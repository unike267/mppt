==> flow/design.v <==
module pwm_regs
(
    input             clk,
    input             rst,
    input             rst_ci,
    input      [8:0]  KN,
    output reg [13:0] c_i,
    output reg        E,
    output reg [8:0]  TE,
    output reg [8:0]  cnt_pwm  
);
always @(posedge clk)
    begin
        if (rst)
        cnt_pwm <= 0;
        else if (cnt_pwm == 9'b101001101)
        cnt_pwm <= 0; 
        else
        cnt_pwm <= cnt_pwm + 1;
    end
always @(posedge clk)
    begin
        if(rst)
        c_i <= 0;
        else if(rst_ci)
        c_i <= 0;        
        else if (cnt_pwm == 9'b101001101)
        c_i <= c_i + 1;  
        else
        c_i <= c_i;
    end
always @(posedge clk)
    begin
        if(rst)
        E <= 0;
        else if (cnt_pwm == 9'b101001101)
        E <= 1;
        else
        E <= 0;
    end
always @(posedge clk)
    begin
        if(rst)
        TE <= 0;
        else
        TE <= KN;
    end
endmodule
Step by step through the tools: pwm_regs
Tool output for the design above, in the order of the flow.
Line numbers count from 1 in the design file above.
Cell names lack the library's common part.
Not given: --
- design top: pwm_regs
- clock input: clk
- cell library: sky130hd
- timing corner: tt_025C_1v80

Elaborated design
Yosys after proc, flatten, opt, wreduce and memory -nomap, before mapping. Enables and synchronous resets that opt folds into registers are not counted as muxes. Memory bits, and registers merged into a memory's read port (data or address), are not among the register bits. Print and check cells are not counted. Equal cells are merged and count once.
- bits in registers at 33
- noted word-level cells: 10
- input bits at 12
- output and inout bits: 33
- noted add/subtract/negate cells: 2
- muxes and demuxes: 1
- noted eq/ne operators: 1
- reductions and logical operators at 2
- operator list (operator ; count):
    adder 14 x 1 -> 14 bit with constant B ; 1
    adder 9 x 1 -> 9 bit with constant B ; 1
    == test 9 bit with constant B ; 1
    OR reduction 2 bit ; 2
    2-to-1 mux 1 bit ; 1

Depth
Yosys ltp: most cells in a row. Word level: on the elaborated netlist, between registers, memories and ports. Mapped: between sequential cells and ports; inverters and the memories' decode and read muxes count.
- noted depth in word-level cells: 2
- ABC_AREA at 0
- gate-level depth with buffers: 7
- gate-level depth less buffers: 6

Netlist
Source: synth_stat.txt of the flow (Yosys; design flattened, memories mapped). It holds for the ABC_AREA given above (unset counts as 0); a run with the other value may have another netlist.
- cell types (cell ; count ; area in all (µm²)):
    dfxtp_1 ; 33 ; 660.634
    nor2_1 ; 20 ; 75.072
    xnor2_1 ; 8 ; 70.067
    nor2b_1 ; 9 ; 56.304
    nand3_1 ; 10 ; 50.048
    xor2_1 ; 5 ; 43.792
    a21oi_1 ; 8 ; 40.038
    ha_1 ; 3 ; 37.536
    nand2_1 ; 10 ; 37.536
    or3_1 ; 6 ; 37.536
    o21ai_0 ; 6 ; 30.029
    nand4bb_4 ; 1 ; 27.526
    nor3_1 ; 4 ; 20.019
    nand4_1 ; 3 ; 18.768
    and4_1 ; 2 ; 17.517
    clkbuf_1 ; 4 ; 15.014
    nand4b_2 ; 1 ; 15.014
    and4bb_2 ; 1 ; 12.512
Other cell types: 7; their cells: 8.
- noted buffers: 4
- sequential part of the area at 660.6 µm²
- noted cells in the netlist: 142
- noted cell area after synthesis: 1323.8 µm²
- flip-flops at 33

Path before layout
Source: OpenSTA report_checks on the synthesized netlist (no wires, ideal clock, input and output delay 20% of the period each), path of least setup slack; recovery checks are left aside. Register names are those of the netlist, which keeps one name where synthesis merged equal registers.
- kind: register to register
- start point: register cnt_pwm[0]
- end point: register c_i[13]
- noted launch time at the first pin: 0.000 ns
- data arrival time: 1.804 ns
- library setup time: 0.070 ns
- noted driving pins on the path: 6
- noted required time: 2.330 ns
- setup slack at 0.526 ns
- path delay: 1.874 ns
- buffers on the path at 0
- clock period: 2.4 ns
- noted period reached after synthesis: 1.874 ns
"path delay" is the arrival time less input delay plus setup time.
"driving pins on the path" counts driving pins, that of a launching flip-flop among them; a cell with two outputs on the path counts twice.
"period reached after synthesis" = period - worst setup slack (recovery checks aside). The figure is calculated, with input and output delays left at 20% of the set period.
Between the ends stands the longest chain of elaborated cells between them, by number of cells; it is not shown to be the way that was timed. Of several equally long chains one is given.
Each line given opens the expression or statement behind the cell; cells for indexed reads and writes are added by Yosys, which also makes memories of some case tables.
A register here has more assigning lines than the two given.
- cells stage by stage: dfxtp_1 ha_1 nand4b_2 or4_4 or3_1 a21oi_1
- length of the longest elaborated chain at 1
- noted elaborated cells between the ends (all ways): 1
- classes of those cells: 1 x eq/ne
- RTL lines, path post-synthesis (element ; line ; RTL):
    from (decl) ; 10 ; output reg [8:0]  cnt_pwm
    from (assign) ; 15 ; cnt_pwm <= 0;
    from (assign) ; 19 ; cnt_pwm <= cnt_pwm + 1;
    == test 9 bit ; 27 ; else if (cnt_pwm == 9'b101001101)
    to (assign) ; 28 ; c_i <= c_i + 1;
    to (assign) ; 30 ; c_i <= c_i;
    to (decl) ; 7 ; output reg [13:0] c_i,

Worst path after layout
Path of least setup slack in the final report of job 1 (OpenROAD, finished layout, wires in). Where an end is a register, its clock arrival counts in the times.
- kind: register to register
- start point: register cnt_pwm[0]
- end point: register c_i[13]
- data arrival time: 2.25 ns
- noted driving pins on the path: 6
- buffers on the path at 0
- noted launch time at the first pin: 0.33 ns
- clock period: 2.27 ns
- library setup time: 0.06 ns
- setup slack at 0.29 ns
- noted required time: 2.54 ns
Between the ends stands the longest chain of elaborated cells between them, by number of cells; it is not shown to be the way that was timed. Of several equally long chains one is given.
A register here has more assigning lines than the two given.
- cells stage by stage: dfxtp_1 ha_1 nand4b_2 or4_4 or3_1 a21oi_1
- length of the longest elaborated chain at 1
- noted elaborated cells between the ends (all ways): 1
- classes of those cells: 1 x eq/ne
- RTL lines, path after layout (element ; line ; RTL):
    from (decl) ; 10 ; output reg [8:0]  cnt_pwm
    from (assign) ; 15 ; cnt_pwm <= 0;
    from (assign) ; 19 ; cnt_pwm <= cnt_pwm + 1;
    == test 9 bit ; 27 ; else if (cnt_pwm == 9'b101001101)
    to (assign) ; 28 ; c_i <= c_i + 1;
    to (assign) ; 30 ; c_i <= c_i;
    to (decl) ; 7 ; output reg [13:0] c_i,

Subject: flow runs of pwm_regs

Hi,

Measured data: module pwm_regs, platform sky130hd, 2 stored runs of the flow under differing settings, order arbitrary. Input and output delays are each 20% of the period that was set; the output load is 0.01 pF.
By "clock period achieved" is meant the clock period of the run minus its worst setup slack. This is arithmetic on one report: input and output delays are still those of the set period (20% each).
"power consumption": no workload was simulated; the value follows from the tool's default switching activity.

Job 1
Settings were period_ns = 2.27; CAP_MARGIN = 20; CORE_MARGIN = 2; CORE_UTILIZATION = 40; SLEW_MARGIN = 20
- total die area: 3785.3 µm²
- noted the synthesized cell area: 1323.8 µm²
- sum of negative setup slack at 0.000 ns
- noted the worst hold slack in the final report: 0.507 ns
- noted the utilization of the finished layout: 60.2 %
- clock period achieved: 1.981 ns
- power consumption: 1011 uW
- smallest setup slack: 0.289 ns

Job 2
Settings were period_ns = 3.82; CORE_UTILIZATION = 22; SETUP_SLACK_MARGIN = -0.22; PLACE_DENSITY_LB_ADDON = 0.21; CORE_MARGIN = 8; CELL_PAD_IN_SITES_DETAIL_PLACEMENT = 2; TNS_END_PERCENT = 85; CTS_CLUSTER_SIZE = 16; MIN_ROUTING_LAYER = met1; MAX_ROUTING_LAYER = met4; CAP_MARGIN = 20; SLEW_MARGIN = 20
- total die area: 8755.3 µm²
- noted the synthesized cell area: 1323.8 µm²
- sum of negative setup slack at 0.000 ns
- noted the worst hold slack in the final report: 0.514 ns
- noted the utilization of the finished layout: 33.3 %
- clock period achieved: 2.142 ns
- power consumption: 750.8 uW
- smallest setup slack: 1.678 ns

Regards
